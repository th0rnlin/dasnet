==> flow/design.v <==
`timescale 1ns/ 1ps
module conv_decoder_weights_memory(
    input  wire                clk,
    input  wire                rst,
    input  wire                start,
    input  wire        [3: 0]  filter_sel,  
    output reg  signed [17: 0] w,
    output reg                 ready
);
    reg signed [17: 0] ws [0: 15];
    initial begin
        ws[0 ]<=  63; ws[1 ]<= 125; ws[2 ]<=   6; ws[3 ]<=-137; ws[4 ]<=  90;
        ws[5 ]<= -27; ws[6 ]<= 141; ws[7 ]<=  -7; ws[8 ]<=  10; ws[9 ]<=-154;
        ws[10]<=  -1; ws[11]<= -45; ws[12]<= 141; ws[13]<= 128; ws[14]<= -57;
        ws[15]<=-100;
    end
    always@(posedge clk) begin
        if(rst) begin
            w    <=0;
            ready<=0;
        end else if(start) begin
            w    <=ws[filter_sel];
            ready<=1; 
        end
    end
endmodule
Reports on conv_decoder_weights_memory. What the tools print for conv_decoder_weights_memory, step after step. Lines are those of the file above, counted from 1. The mark - stands for no value.

Design top: conv_decoder_weights_memory. Clock port: clk. Cell library: sky130hd. Corner: tt_025C_1v80.

Word level. Counts by Yosys on the flattened word-level netlist (proc, flatten, opt, wreduce; memories kept). Register bits leave out memories and registers merged into their read ports (data or address); mux counts leave out enables and synchronous resets folded into registers. Print and check cells are left out. Cells with the same type and inputs are merged into one. Yosys's memory passes give these memory sizes; they may raise the number of words (mostly to a power of two), join words into wider ones and drop unused or constant bits.

Flip-flop bits (word level): 1. For memory bits (read-only) the number is 288. The figure for clocked read ports x word width is 18. For memories the number is 1. The figure for input bits is 7. For cells after elaboration the number is 2.

Memory list: ws (depth 16, bits a word 18, rd ports 1, write ports 0, line 10) `reg signed [17: 0] ws [0: 15];`.

Depth. Yosys ltp: most cells in a row. Word level: on the elaborated netlist, between registers, memories and ports. Mapped: between sequential cells and ports; inverters and the memories' decode and read muxes count.

For depth after elaboration the number is 0. The entry for ABC_AREA reads 1. Mapped depth: 9. The figure for mapped depth without buffers is 9.

Mapped cells and area. Source: synth_stat.txt of the flow (Yosys; design flattened, memories mapped). It holds for the ABC_AREA given above (unset counts as 0); a run with the other value may have another netlist. Totals and module areas in this step are rounded.

Under cells in the netlist stands 109. Under cell area after synthesis stands 0.000722 mm^2. For area of sequential cells the number is 0.0002 mm^2. The entry for flip-flops reads 10. Under buffer cells stands 12.

Cells by type: sky130_fd_sc_hd__dfxtp_1 (number 10, area in all 200.192 um^2); sky130_fd_sc_hd__nand2_1 (number 26, area in all 97.594 um^2); sky130_fd_sc_hd__ha_1 (number 6, area in all 75.072 um^2); sky130_fd_sc_hd__buf_4 (number 9, area in all 67.565 um^2); sky130_fd_sc_hd__nand3_1 (number 11, area in all 55.053 um^2); sky130_fd_sc_hd__inv_1 (number 13, area in all 48.797 um^2); sky130_fd_sc_hd__nor2_1 (number 12, area in all 45.043 um^2); sky130_fd_sc_hd__o21ai_0 (number 9, area in all 45.043 um^2); sky130_fd_sc_hd__a21oi_1 (number 5, area in all 25.024 um^2); sky130_fd_sc_hd__buf_6 (number 2, area in all 22.522 um^2); sky130_fd_sc_hd__clkbuf_8 (number 1, area in all 13.763 um^2); sky130_fd_sc_hd__inv_2 (number 2, area in all 7.507 um^2); sky130_fd_sc_hd__a31oi_1 (number 1, area in all 6.256 um^2); sky130_fd_sc_hd__nor2_2 (number 1, area in all 6.256 um^2); sky130_fd_sc_hd__or2_0 (number 1, area in all 6.256 um^2).

Worst setup path after synthesis. Source: OpenSTA report_checks on the synthesized netlist (no wires, ideal clock, input and output delay 20% of the period each), path of least setup slack; recovery checks are left aside. Register names are those of the netlist, which keeps one name where synthesis merged equal registers.

Path kind: input -> register. Start: input filter_sel[0]. End: register w[2]. Under clock period stands 1.49 ns. The entry for input delay reads 0.298 ns. Under setup time stands 0.117 ns. The entry for arrival time reads 1.003 ns. For slack the number is 0.370 ns. Path delay: 0.822 ns. The figure for stages is 6. For path buffers the number is 0. The entry for period reached after synthesis reads 1.12 ns.

"path delay" = arrival - input delay + setup time. "stages": output pins that drive a net of the path, with the launching flip-flop's if there is one; two outputs of one cell count as two. "period reached after synthesis" is the clock period less the worst setup slack; recovery checks do not enter. This is arithmetic on one report: input and output delays are still those of the set period (20% each).

Cell sequence: sky130_fd_sc_hd__inv_1 > sky130_fd_sc_hd__ha_1 > sky130_fd_sc_hd__inv_1 > sky130_fd_sc_hd__o21ai_0 > sky130_fd_sc_hd__a21oi_1 > sky130_fd_sc_hd__nor2_1.

RTL lines, path post-synthesis: start: declaration (line 6) `input  wire        [3: 0]  filter_sel,`; end: declaration (line 7) `output reg  signed [17: 0] w,`.

Chain of elaborated cells between the ends: none given.

Timing after layout. From the final timing report of run 1: the path of least setup slack in the routed layout; clock arrival at registers is part of the times.

Path kind: input -> register. Start: input filter_sel[3]. End: register w[0]. Under clock period stands 1.9 ns. The entry for input delay reads 0.38 ns. Under setup time stands 0.05 ns. The entry for arrival time reads 1.66 ns. For slack the number is 0.47 ns. The figure for stages is 7. For path buffers the number is 1.

Cell sequence: sky130_fd_sc_hd__clkdlybuf4s50_1 > sky130_fd_sc_hd__inv_2 > sky130_fd_sc_hd__nor2_2 > sky130_fd_sc_hd__nand2_1 > sky130_fd_sc_hd__nand3_1 > sky130_fd_sc_hd__nand2_1 > sky130_fd_sc_hd__inv_1.

RTL lines, path post-layout: start: declaration (line 6) `input  wire        [3: 0]  filter_sel,`; end: declaration (line 7) `output reg  signed [17: 0] w,`.

Chain of elaborated cells between the ends: none given.

Wiki page: conv_decoder_weights_memory / flow data

conv_decoder_weights_memory through Yosys and OpenROAD on sky130hd: 2 stored runs, unordered, with their settings and measured results. The constraints put input and output delay at 20% of the set period each and load the outputs with 0.01 pF. "clock period reached" means the clock period less the worst setup slack. The figure is calculated, with input and output delays left at 20% of the set period. "critical setup path time" = time allowed to the worst setup path (clock period - input delay - output delay, where it has them) - its slack; a late launch clock adds to it, a late capture clock takes from it. "total power after layout" rests on the timing tool's default activity at the inputs, not on a simulated workload. Measured values are rounded.

Run 1 has these settings: period_ns 1.9; CORE_UTILIZATION 42; SETUP_SLACK_MARGIN 0.41; PLACE_DENSITY_LB_ADDON 0.24; CORE_ASPECT_RATIO 0.85; CORE_MARGIN 10; CELL_PAD_IN_SITES_DETAIL_PLACEMENT 1; ABC_AREA 1; MIN_ROUTING_LAYER met2; MAX_ROUTING_LAYER met5; CAP_MARGIN 20; SLEW_MARGIN 20. The critical setup path time reads 1.05 ns. Kind of the worst setup path: input -> register. The setup total negative slack comes to 0.000 ns. The measured worst setup slack after layout is 0.472 ns. The standard-cell area of the final layout comes to 0.000935 mm^2. The post-layout utilization comes to 59.2%. The measured area of the synthesized netlist is 0.000722 mm^2. The measured die size is 0.00378 mm^2. The worst hold slack comes to 0.480 ns. For the clock period reached the run shows 1.428 ns. The total power after layout reads 623 uW.

Run 2 has these settings: period_ns 1.44; CORE_UTILIZATION 55; PLACE_DENSITY_LB_ADDON 0.29; CORE_ASPECT_RATIO 0.85; CORE_MARGIN 6; CELL_PAD_IN_SITES_GLOBAL_PLACEMENT 2; TNS_END_PERCENT 85; ABC_AREA 0; CTS_CLUSTER_SIZE 32; CAP_MARGIN 15; SLEW_MARGIN 20. Outcome: not finished: placement ended with error FLW-0024.
