==> flow/design.v <==
`timescale 1ns/ 1ps
module conv_encoder_weights_memory(
    input wire                clk,
    input wire                rst,
    input wire                start,
    input wire        [3: 0]  input_filter,   
    input wire        [3: 0]  output_filter,  
    output reg signed [17: 0] w,
    output reg                ready
);
    reg signed [17: 0] ws [0: 13][0: 15];
    initial begin
        ws[0 ][0 ]<=  267; ws[0 ][1 ]<=  -20; ws[0 ][2 ]<=  151; ws[0 ][3 ]<=   35; ws[0 ][4 ]<= -141;
        ws[0 ][5 ]<=   48; ws[0 ][6 ]<=  408; ws[0 ][7 ]<= -172; ws[0 ][8 ]<=  -80; ws[0 ][9 ]<=  151;
        ws[0 ][10]<=   87; ws[0 ][11]<= -169; ws[0 ][12]<=   58; ws[0 ][13]<= -103; ws[0 ][14]<=  156;
        ws[0 ][15]<= -148;
        ws[1 ][0 ]<=  -93; ws[1 ][1 ]<= -361; ws[1 ][2 ]<= -163; ws[1 ][3 ]<=   67; ws[1 ][4 ]<=  -51;
        ws[1 ][5 ]<= -192; ws[1 ][6 ]<=  229; ws[1 ][7 ]<=  237; ws[1 ][8 ]<=   33; ws[1 ][9 ]<= -301;
        ws[1 ][10]<= -340; ws[1 ][11]<=  -55; ws[1 ][12]<=  -48; ws[1 ][13]<= -288; ws[1 ][14]<=  305;
        ws[1 ][15]<=  240;
        ws[2 ][0 ]<=  -60; ws[2 ][1 ]<=  296; ws[2 ][2 ]<=-1570; ws[2 ][3 ]<=  701; ws[2 ][4 ]<=   10;
        ws[2 ][5 ]<=  698; ws[2 ][6 ]<=  855; ws[2 ][7 ]<=  880; ws[2 ][8 ]<= -886; ws[2 ][9 ]<=  389;
        ws[2 ][10]<=  862; ws[2 ][11]<= -129; ws[2 ][12]<=-1738; ws[2 ][13]<= -199; ws[2 ][14]<=-1090;
        ws[2 ][15]<= -921;
        ws[3 ][0 ]<=   39; ws[3 ][1 ]<= -108; ws[3 ][2 ]<=  285; ws[3 ][3 ]<= -190; ws[3 ][4 ]<= -112;
        ws[3 ][5 ]<=  -27; ws[3 ][6 ]<=  212; ws[3 ][7 ]<= -168; ws[3 ][8 ]<=  153; ws[3 ][9 ]<= -188;
        ws[3 ][10]<=  -40; ws[3 ][11]<=  -55; ws[3 ][12]<=   66; ws[3 ][13]<=  -44; ws[3 ][14]<=   51;
        ws[3 ][15]<= -110;
        ws[4 ][0 ]<=  139; ws[4 ][1 ]<= -182; ws[4 ][2 ]<=  -24; ws[4 ][3 ]<=  122; ws[4 ][4 ]<=  187;
        ws[4 ][5 ]<=  -70; ws[4 ][6 ]<=   66; ws[4 ][7 ]<=  172; ws[4 ][8 ]<=   13; ws[4 ][9 ]<=  -41;
        ws[4 ][10]<=   11; ws[4 ][11]<=  162; ws[4 ][12]<=   64; ws[4 ][13]<=  -18; ws[4 ][14]<=  -95;
        ws[4 ][15]<=  -90;
        ws[5 ][0 ]<=   46; ws[5 ][1 ]<=  119; ws[5 ][2 ]<=  -61; ws[5 ][3 ]<= -180; ws[5 ][4 ]<=  154;
        ws[5 ][5 ]<=  -29; ws[5 ][6 ]<=   44; ws[5 ][7 ]<= -162; ws[5 ][8 ]<=  171; ws[5 ][9 ]<= -127;
        ws[5 ][10]<=  -69; ws[5 ][11]<=   50; ws[5 ][12]<= -104; ws[5 ][13]<= -117; ws[5 ][14]<=  231;
        ws[5 ][15]<=  237;
        ws[6 ][0 ]<= -502; ws[6 ][1 ]<= -151; ws[6 ][2 ]<=  -39; ws[6 ][3 ]<=  523; ws[6 ][4 ]<= -603;
        ws[6 ][5 ]<=  678; ws[6 ][6 ]<=  490; ws[6 ][7 ]<= -189; ws[6 ][8 ]<=-1093; ws[6 ][9 ]<=  173;
        ws[6 ][10]<=  -47; ws[6 ][11]<= -766; ws[6 ][12]<=  -12; ws[6 ][13]<=  620; ws[6 ][14]<=  233;
        ws[6 ][15]<= -267;
        ws[7 ][0 ]<=  -94; ws[7 ][1 ]<=  -86; ws[7 ][2 ]<=  -70; ws[7 ][3 ]<=  -97; ws[7 ][4 ]<=   16;
        ws[7 ][5 ]<=   73; ws[7 ][6 ]<=  463; ws[7 ][7 ]<=  277; ws[7 ][8 ]<= -115; ws[7 ][9 ]<= -215;
        ws[7 ][10]<=   57; ws[7 ][11]<=  108; ws[7 ][12]<=  -89; ws[7 ][13]<= -158; ws[7 ][14]<= -158;
        ws[7 ][15]<=  178;
        ws[8 ][0 ]<=  303; ws[8 ][1 ]<= -199; ws[8 ][2 ]<=  120; ws[8 ][3 ]<=   78; ws[8 ][4 ]<= -181;
        ws[8 ][5 ]<=  -14; ws[8 ][6 ]<= -171; ws[8 ][7 ]<=   73; ws[8 ][8 ]<=   34; ws[8 ][9 ]<=  -33;
        ws[8 ][10]<=  327; ws[8 ][11]<=  309; ws[8 ][12]<=   66; ws[8 ][13]<= -107; ws[8 ][14]<=  -83;
        ws[8 ][15]<=    5;
        ws[9 ][0 ]<=  190; ws[9 ][1 ]<=  503; ws[9 ][2 ]<=  -58; ws[9 ][3 ]<=   62; ws[9 ][4 ]<=  393;
        ws[9 ][5 ]<=  418; ws[9 ][6 ]<=  819; ws[9 ][7 ]<=  450; ws[9 ][8 ]<= -859; ws[9 ][9 ]<= -153;
        ws[9 ][10]<=  585; ws[9 ][11]<=   90; ws[9 ][12]<= -460; ws[9 ][13]<=    2; ws[9 ][14]<= -568;
        ws[9 ][15]<= -899;
        ws[10][0 ]<= -290; ws[10][1 ]<=   15; ws[10][2 ]<=  112; ws[10][3 ]<=  -74; ws[10][4 ]<=  118;
        ws[10][5 ]<=  -89; ws[10][6 ]<=  108; ws[10][7 ]<=  -23; ws[10][8 ]<=   73; ws[10][9 ]<= -156;
        ws[10][10]<= -166; ws[10][11]<= -266; ws[10][12]<=   48; ws[10][13]<= -137; ws[10][14]<= -165;
        ws[10][15]<=  127;
        ws[11][0 ]<= -163; ws[11][1 ]<= -177; ws[11][2 ]<=   15; ws[11][3 ]<= -143; ws[11][4 ]<=  -46;
        ws[11][5 ]<=  101; ws[11][6 ]<= -100; ws[11][7 ]<= -196; ws[11][8 ]<=   -9; ws[11][9 ]<=   67;
        ws[11][10]<=  -31; ws[11][11]<=   92; ws[11][12]<=  -63; ws[11][13]<=  109; ws[11][14]<=   -6;
        ws[11][15]<=   62;
        ws[12][0 ]<= -110; ws[12][1 ]<= -156; ws[12][2 ]<=    1; ws[12][3 ]<=  -15; ws[12][4 ]<=  120;
        ws[12][5 ]<=   52; ws[12][6 ]<= -176; ws[12][7 ]<=  105; ws[12][8 ]<=   38; ws[12][9 ]<= -170;
        ws[12][10]<=   58; ws[12][11]<=  -11; ws[12][12]<=   51; ws[12][13]<= -251; ws[12][14]<=   50;
        ws[12][15]<=  374;
        ws[13][0 ]<= -373; ws[13][1 ]<= -586; ws[13][2 ]<=  156; ws[13][3 ]<=  390; ws[13][4 ]<= -432;
        ws[13][5 ]<=  518; ws[13][6 ]<= -147; ws[13][7 ]<= -165; ws[13][8 ]<= -934; ws[13][9 ]<=  352;
        ws[13][10]<= -180; ws[13][11]<=-1063; ws[13][12]<=   16; ws[13][13]<=  631; ws[13][14]<=  179;
        ws[13][15]<= -535;
    end
    always@(posedge clk) begin
        if(rst) begin
            w    <=0;
            ready<=0;
        end else if(start) begin
            w    <=ws[input_filter][output_filter];
            ready<=1; 
        end
    end
endmodule
Reports on conv_encoder_weights_memory
What the tools print for conv_encoder_weights_memory, step after step.
Lines are those of the file above, counted from 1.
Operators: Yosys type, input widths -> output width; for muxes data width and select width s.
Cell names lack the library's common part.
The mark -- stands for no value.

design
  top module = conv_encoder_weights_memory
  clock input = clk
  library = sky130hd
  corner = tt_025C_1v80

After elaboration
Yosys after proc, flatten, opt, wreduce and memory -nomap, before mapping. Enables and synchronous resets that opt folds into registers are not counted as muxes. Memory bits, and registers merged into a memory's read port (data or address), are not among the register bits. Print and check cells are not counted. Equal cells are merged and count once.
Memory sizes are those after Yosys's memory passes, which may raise the word count (mostly to a power of two), join words into wider ones and drop unused or constant bits.

storage and ports
  register bits after elaboration = 1
  input port bits = 11
  word width x clocked read ports = 18
  output and inout port bits = 19
  memory bits (read-only) = 4,032
  memory cells = 1

memories
  name  words  width  read ports  wr ports  RTL line  source
  ws    224    18     1           0         11        reg signed [17: 0] ws [0: 13][0: 15];

cells by class
  add/sub/neg operators = 1

operators with widths
  operator     number
  $add 8x4->8  1

Logic depth
Yosys ltp: most cells in a row. Word level: on the elaborated netlist, between registers, memories and ports. Mapped: between sequential cells and ports; inverters and the memories' decode and read muxes count.

logic depth
  depth after elaboration = 1
  ABC_AREA = 0
  gate-level depth with buffers = 12
  depth with buffers taken out = 8

Netlist
The flow's flattened synthesis, as Yosys stat reports it; memories are mapped. The netlist is that of the ABC_AREA named above (0 if unset); the other value can give another one.
The area totals of this step are shown rounded.

cells by type
  cell type  number  area in all (µm²)
  o21ai_0    57      285.274
  dfxtp_1    13      260.25
  nand2_1    67      251.491
  a21oi_1    47      235.226
  nor2_1     57      213.955
  buf_2      37      185.178
  nand2b_1   29      181.424
  ha_1       14      175.168
  a311oi_1   18      157.651
  nand3_1    28      140.134
  a31oi_1    18      112.608
  nor2b_1    18      112.608
  buf_4      14      105.101
  clkbuf_1   28      105.101
  o211ai_1   14      105.101
  a211oi_1   12      90.086
  buf_6      8       90.086
  mux4_2     4       90.086

Not listed: further types 64, cells in them 201.

synthesis totals
  mapped cells = 684
  synthesis area = 0.004448 mm²
  flip-flop cells = 13
  buffers = 91
  sequential part of the area = 0.0002602 mm²

Timing after synthesis
Path of least setup slack by OpenSTA after synthesis, without wires, with an ideal clock, recovery checks aside; 20% of the period is set as input and as output delay. Where synthesis merged equal registers, the netlist keeps one of their names.

timing after synthesis
  path kind = input to register
  start point = in output_filter[1]
  end point = reg w[9]
  time at the first pin = 0.530 ns
  external input delay = 0.530 ns
  setup time = 0.137 ns
  arrival time = 2.654 ns
  period = 2.65 ns
  required time = 2.513 ns
  path delay = 2.261 ns
  setup slack = -0.141 ns
  driving pins on the path = 11
  period reached after synthesis = 2.791 ns

"path delay" is the arrival time less input delay plus setup time.
"driving pins on the path" counts driving pins, that of a launching flip-flop among them; a cell with two outputs on the path counts twice.
"period reached after synthesis" = period - worst setup slack (recovery checks aside). The figure is calculated, with input and output delays left at 20% of the set period.
Between the ends stands the longest chain of elaborated cells between them, by number of cells; it is not shown to be the way that was timed. Of several equally long chains one is given.
A line is the first line of the expression or statement that the cell stems from. Yosys adds cells for indexed reads and writes and turns some case tables into memories.

on the way, after synthesis
  path through = buf_2 > inv_1 > clkbuf_1 > ha_1 > clkbuf_1 > clkbuf_1 > a21bo_2 > a21oi_1 > o21ai_0 > o21ai_0 > o311ai_2
  length of the longest elaborated chain = 1
  elaborated cells between the ends (all ways) = 1
  RTL lines with such cells = 1
  classes of those cells = add/sub: 1

ends and longest elaborated chain, after synthesis
  element      RTL line  source
  from (decl)  7         input wire        [3: 0]  output_filter,
  $add 8x4->8  75        w    <=ws[input_filter][output_filter];
  to (decl)    8         output reg signed [17: 0] w,

Worst path after layout
Path of least setup slack in the final report of run 1 (OpenROAD, finished layout, wires in). Where an end is a register, its clock arrival counts in the times.

timing after layout
  path kind = input to register
  start point = in output_filter[1]
  end point = reg w[9]
  time at the first pin = 0.68 ns
  required time = 3.53 ns
  period = 3.41 ns
  setup time = 0.13 ns
  driving pins on the path = 10
  external input delay = 0.68 ns
  setup slack = 0.19 ns
  arrival time = 3.35 ns

Between the ends stands the longest chain of elaborated cells between them, by number of cells; it is not shown to be the way that was timed. Of several equally long chains one is given.

on the way, after layout
  path through = clkdlybuf4s50_1 > buf_4 > ha_1 > buf_4 > nor2b_1 > o221ai_1 > nand2_1 > o21ai_0 > o21ai_0 > o311ai_2
  length of the longest elaborated chain = 1
  elaborated cells between the ends (all ways) = 1
  RTL lines with such cells = 1
  classes of those cells = add/sub: 1

ends and longest elaborated chain, after layout
  element      RTL line  source
  from (decl)  7         input wire        [3: 0]  output_filter,
  $add 8x4->8  75        w    <=ws[input_filter][output_filter];
  to (decl)    8         output reg signed [17: 0] w,

Ticket comment

Top module conv_encoder_weights_memory; platform sky130hd; tools Yosys and OpenROAD; 2 stored runs in no particular order. Input and output delays are each 20% of the period that was set; the output load is 0.01 pF.
By "clock period achieved" is meant the clock period of the run minus its worst setup slack. This is arithmetic on one report: input and output delays are still those of the set period (20% each).
By "time used up by the worst setup path" is meant the share of the clock period that the worst setup path is allowed (20% is reserved at inputs, 20% at outputs), minus its slack. Clock arrival times at its registers enter into it.
The measured numbers are rounded.
A setting shown as - is not set for that run.

setting or result                          run 1              run 2
period_ns                                  3.41               2.18
CORE_UTILIZATION                           27                 20
SETUP_SLACK_MARGIN                         -0.14              0.28
CELL_PAD_IN_SITES_GLOBAL_PLACEMENT         0                  2
TNS_END_PERCENT                            35                 45
GPL_ROUTABILITY_DRIVEN                     1                  -
CTS_CLUSTER_SIZE                           61                 -
CAP_MARGIN                                 20                 15
CORE_MARGIN                                2                  2
SLEW_MARGIN                                20                 20
PLACE_DENSITY_LB_ADDON                     -                  0.21
CORE_ASPECT_RATIO                          -                  0.82
ABC_AREA                                   -                  1
MIN_ROUTING_LAYER                          -                  met1
MAX_ROUTING_LAYER                          -                  met5
clock period achieved (ns)                 3.222              1.992
worst setup slack after layout (ns)        0.188              0.188
utilization after layout                   0.338              0.34
time used up by the worst setup path (ns)  2.54               1.56
worst setup path kind                      input to register  input to register
chip area in the Yosys report (mm²)        0.004448           0.003779
worst hold slack in the final report (ns)  0.463              0.470
die outline area (mm²)                     0.01752            0.02001
