==> flow/design.v <==
`timescale 1ns/ 1ps
module conv_encoder_batch_normalization_weights_memory(
    input  wire                clk,
    input  wire                rst,
    input  wire                start,
    input  wire        [3: 0]  filter_sel,  
    output reg  signed [17: 0] p,
    output reg  signed [35: 0] q,
    output reg                 ready
);
    reg signed [17: 0] ps [0: 15];
    reg signed [35: 0] qs [0: 15];
    initial begin
        ps[0 ]<= 83; ps[1 ]<= 17; ps[2 ]<= 58; ps[3 ]<= 45; ps[4 ]<= 37;
        ps[5 ]<=146; ps[6 ]<= 19; ps[7 ]<=100; ps[8 ]<= 45; ps[9 ]<= 24;
        ps[10]<=159; ps[11]<= 20; ps[12]<=199; ps[13]<= 15; ps[14]<= 23;
        ps[15]<= 13;
        qs[0 ]<= 689350; qs[1 ]<=  95339; qs[2 ]<=-182562; qs[3 ]<=1079762; qs[4 ]<=-940091;
        qs[5 ]<=  -7386; qs[6 ]<=  48137; qs[7 ]<= 817624; qs[8 ]<=-996072; qs[9 ]<= 899001;
        qs[10]<= 684621; qs[11]<= -60764; qs[12]<= 125788; qs[13]<= 632251; qs[14]<=-661095;
        qs[15]<=-791652;
    end
    always@(posedge clk) begin
        if(rst) begin
            p    <=0;
            q    <=0;
            ready<=0;
        end else if(start) begin
            p    <=ps[filter_sel];
            q    <=qs[filter_sel];
            ready<=1;
        end
    end
endmodule
* From RTL to reports: conv_encoder_batch_normalization_weights_memory
Tool output for the design above, in the order of the flow.
Line numbers count from 1 in the design file above.
Cell names lack the library's common part.
The mark -- stands for no value.
- Top :: conv_encoder_batch_normalization_weights_memory
- Clock port :: clk
- Library :: sky130hd
- Corner :: tt_025C_1v80

* Elaborated design
Yosys after proc, flatten, opt, wreduce and memory -nomap, before mapping. Enables and synchronous resets that opt folds into registers are not counted as muxes. Memory bits, and registers merged into a memory's read port (data or address), are not among the register bits. Print and check cells are not counted.
Yosys's memory passes give these memory sizes; they may raise the number of words (mostly to a power of two), join words into wider ones and drop unused or constant bits.
- Bits in registers :: 19
- Bits in read-only memories :: 704
- Word width x clocked read ports :: 44
- Memories :: 2
- Input bits :: 7
- Output and inout port bits :: 55
- Cells after elaboration :: 4
** Memory list
- qs :: depth 16, bits a word 36, rd ports 1, write ports 0, RTL line 12 : reg signed [35: 0] qs [0: 15];
- ps :: depth 16, bits a word 8, rd ports 1, write ports 0, RTL line 11 : reg signed [17: 0] ps [0: 15];

* Longest topological paths
Depth = most cells in a row (Yosys ltp): at word level without a register or memory, in the mapped netlist without a sequential cell, where the memories' decode and read muxes count.
- Word-level depth :: 0
- ABC_AREA :: 1
- Depth in mapped cells :: 9
- Depth with buffers taken out :: 9

* Synthesis result
The flow's flattened synthesis, as Yosys stat reports it; memories are mapped. The netlist is that of the ABC_AREA named above (0 if unset); the other value can give another one.
** Cell types
- dfxtp_1 :: count 31, area in all 620.595 µm²
- nand2_1 :: count 57, area in all 213.955 µm²
- buf_4 :: count 27, area in all 202.694 µm²
- ha_1 :: count 13, area in all 162.656 µm²
- o21ai_0 :: count 29, area in all 145.139 µm²
- a21oi_1 :: count 24, area in all 120.115 µm²
- nand3_1 :: count 22, area in all 110.106 µm²
- nor2_1 :: count 29, area in all 108.854 µm²
- inv_1 :: count 17, area in all 63.811 µm²
- buf_2 :: count 6, area in all 30.029 µm²
- buf_6 :: count 2, area in all 22.522 µm²
- clkbuf_1 :: count 4, area in all 15.014 µm²
- o22ai_1 :: count 2, area in all 12.512 µm²
- o21ai_1 :: count 2, area in all 10.01 µm²
- a21o_1 :: count 1, area in all 7.507 µm²
- o211ai_1 :: count 1, area in all 7.507 µm²
- a31oi_1 :: count 1, area in all 6.256 µm²
- or2_0 :: count 1, area in all 6.256 µm²
Other cell types: 4; their cells: 4.
- Mapped cells :: 273
- Synthesis area :: 1884.3 µm²
- Sequential area :: 620.6 µm²
- Flip-flops :: 31
- Buffer cells :: 39

* Timing after synthesis
OpenSTA on the mapped netlist: ideal clock, no wires. The path of least setup slack (recovery checks aside). Input and output delay are each 20% of the period. Register names are those of the netlist, which keeps one name where synthesis merged equal registers.
- Path kind :: input to register
- From :: input filter_sel[0]
- To :: register q[0]
- Clock period :: 2020 ps
- Launch time at the first pin :: 404 ps
- Data arrival time :: 1241 ps
- Slack :: 663 ps
- Path delay :: 952 ps
- Driving pins on the path :: 6
- Path buffers :: 0
- Synthesis period reached :: 1357 ps
"path delay" = arrival - input delay + setup time.
"driving pins on the path": output pins that drive a net of the path, with the launching flip-flop's if there is one; two outputs of one cell count as two.
"synthesis period reached" is the clock period less the worst setup slack; recovery checks do not enter. This is arithmetic on one report: input and output delays are still those of the set period (20% each).
- Path through :: inv_1 -> ha_1 -> inv_1 -> o21ai_0 -> o21ai_0 -> inv_1
** Ends and longest elaborated chain, post-synthesis
- from (decl) :: RTL line 6 : input  wire        [3: 0]  filter_sel,
- to (decl) :: RTL line 8 : output reg  signed [35: 0] q,
No chain of elaborated cells between the ends is given.

* Timing after layout
Path of least setup slack in the final report of record 1 (OpenROAD, finished layout, wires in). Where an end is a register, its clock arrival counts in the times.
The path's times are printed in steps of 10 ps; the period is the one set.
- Path kind :: register to output
- From :: register (name not given)
- To :: output q[31]
- Clock period :: 1360 ps
- External output delay :: 270 ps
- Launch time at the first pin :: 280 ps
- Data arrival time :: 1030 ps
- Slack :: 60 ps
- Driving pins on the path :: 3
- Path buffers :: 2
- Path through :: dfxtp_2 -> buf_12 -> dlygate4sd2_1
** Ends and longest elaborated chain, post-layout
- to (decl) :: RTL line 8 : output reg  signed [35: 0] q,
No chain of elaborated cells between the ends is given.

Appendix: measured runs

2 stored runs of conv_encoder_batch_normalization_weights_memory in the flow (synthesis by Yosys, layout by OpenROAD, sky130hd cells), in arbitrary order. Constraints: input delay and output delay 20% of the set period each, output load 0.01 pF.
By "period achieved" is meant the clock period of the run minus its worst setup slack. This is arithmetic on one report: input and output delays are still those of the set period (20% each).
"critical path time" is the time allowed to the run's worst setup path (the clock period less input and output delay, where it has them) less its slack. Clock arrival times count: a late capture clock shortens it, a late launch clock lengthens it.
"total power after layout" is the tool's figure for a default switching activity; nothing was simulated.
"critical path time" is given in steps of 10 ps.

** Record 1
- Settings :: period_ns=1.36; CORE_UTILIZATION=48; PLACE_DENSITY_LB_ADDON=0.16; CORE_ASPECT_RATIO=0.93; CORE_MARGIN=4; ABC_AREA=1; CTS_CLUSTER_SIZE=92; CAP_MARGIN=20; SLEW_MARGIN=20
- Cell area after synthesis :: 1884.3 µm²
- Die size :: 4992.6 µm²
- Area of the standard cells in the finished layout :: 2571.2 µm²
- Post-route utilization :: 69.9%
- Worst slack on setup checks :: 57 ps
- Summed negative setup slack :: 0 ps
- Worst hold slack in the final report :: 465 ps
- Total power after layout :: 2363 µW
- Period achieved :: 1303 ps
- Critical path time :: 1030 ps
- Worst setup path kind :: register to output

** Record 2
- Settings :: period_ns=1.58; CORE_UTILIZATION=66; SETUP_SLACK_MARGIN=0.3; PLACE_DENSITY_LB_ADDON=0.11; CELL_PAD_IN_SITES_GLOBAL_PLACEMENT=1; ABC_AREA=0; GPL_TIMING_DRIVEN=0; CTS_CLUSTER_SIZE=63; CTS_CLUSTER_DIAMETER=79; MAX_ROUTING_LAYER=met4; CAP_MARGIN=20; CORE_MARGIN=2; SLEW_MARGIN=20
- Outcome :: no results, placement failed with FLW-0024
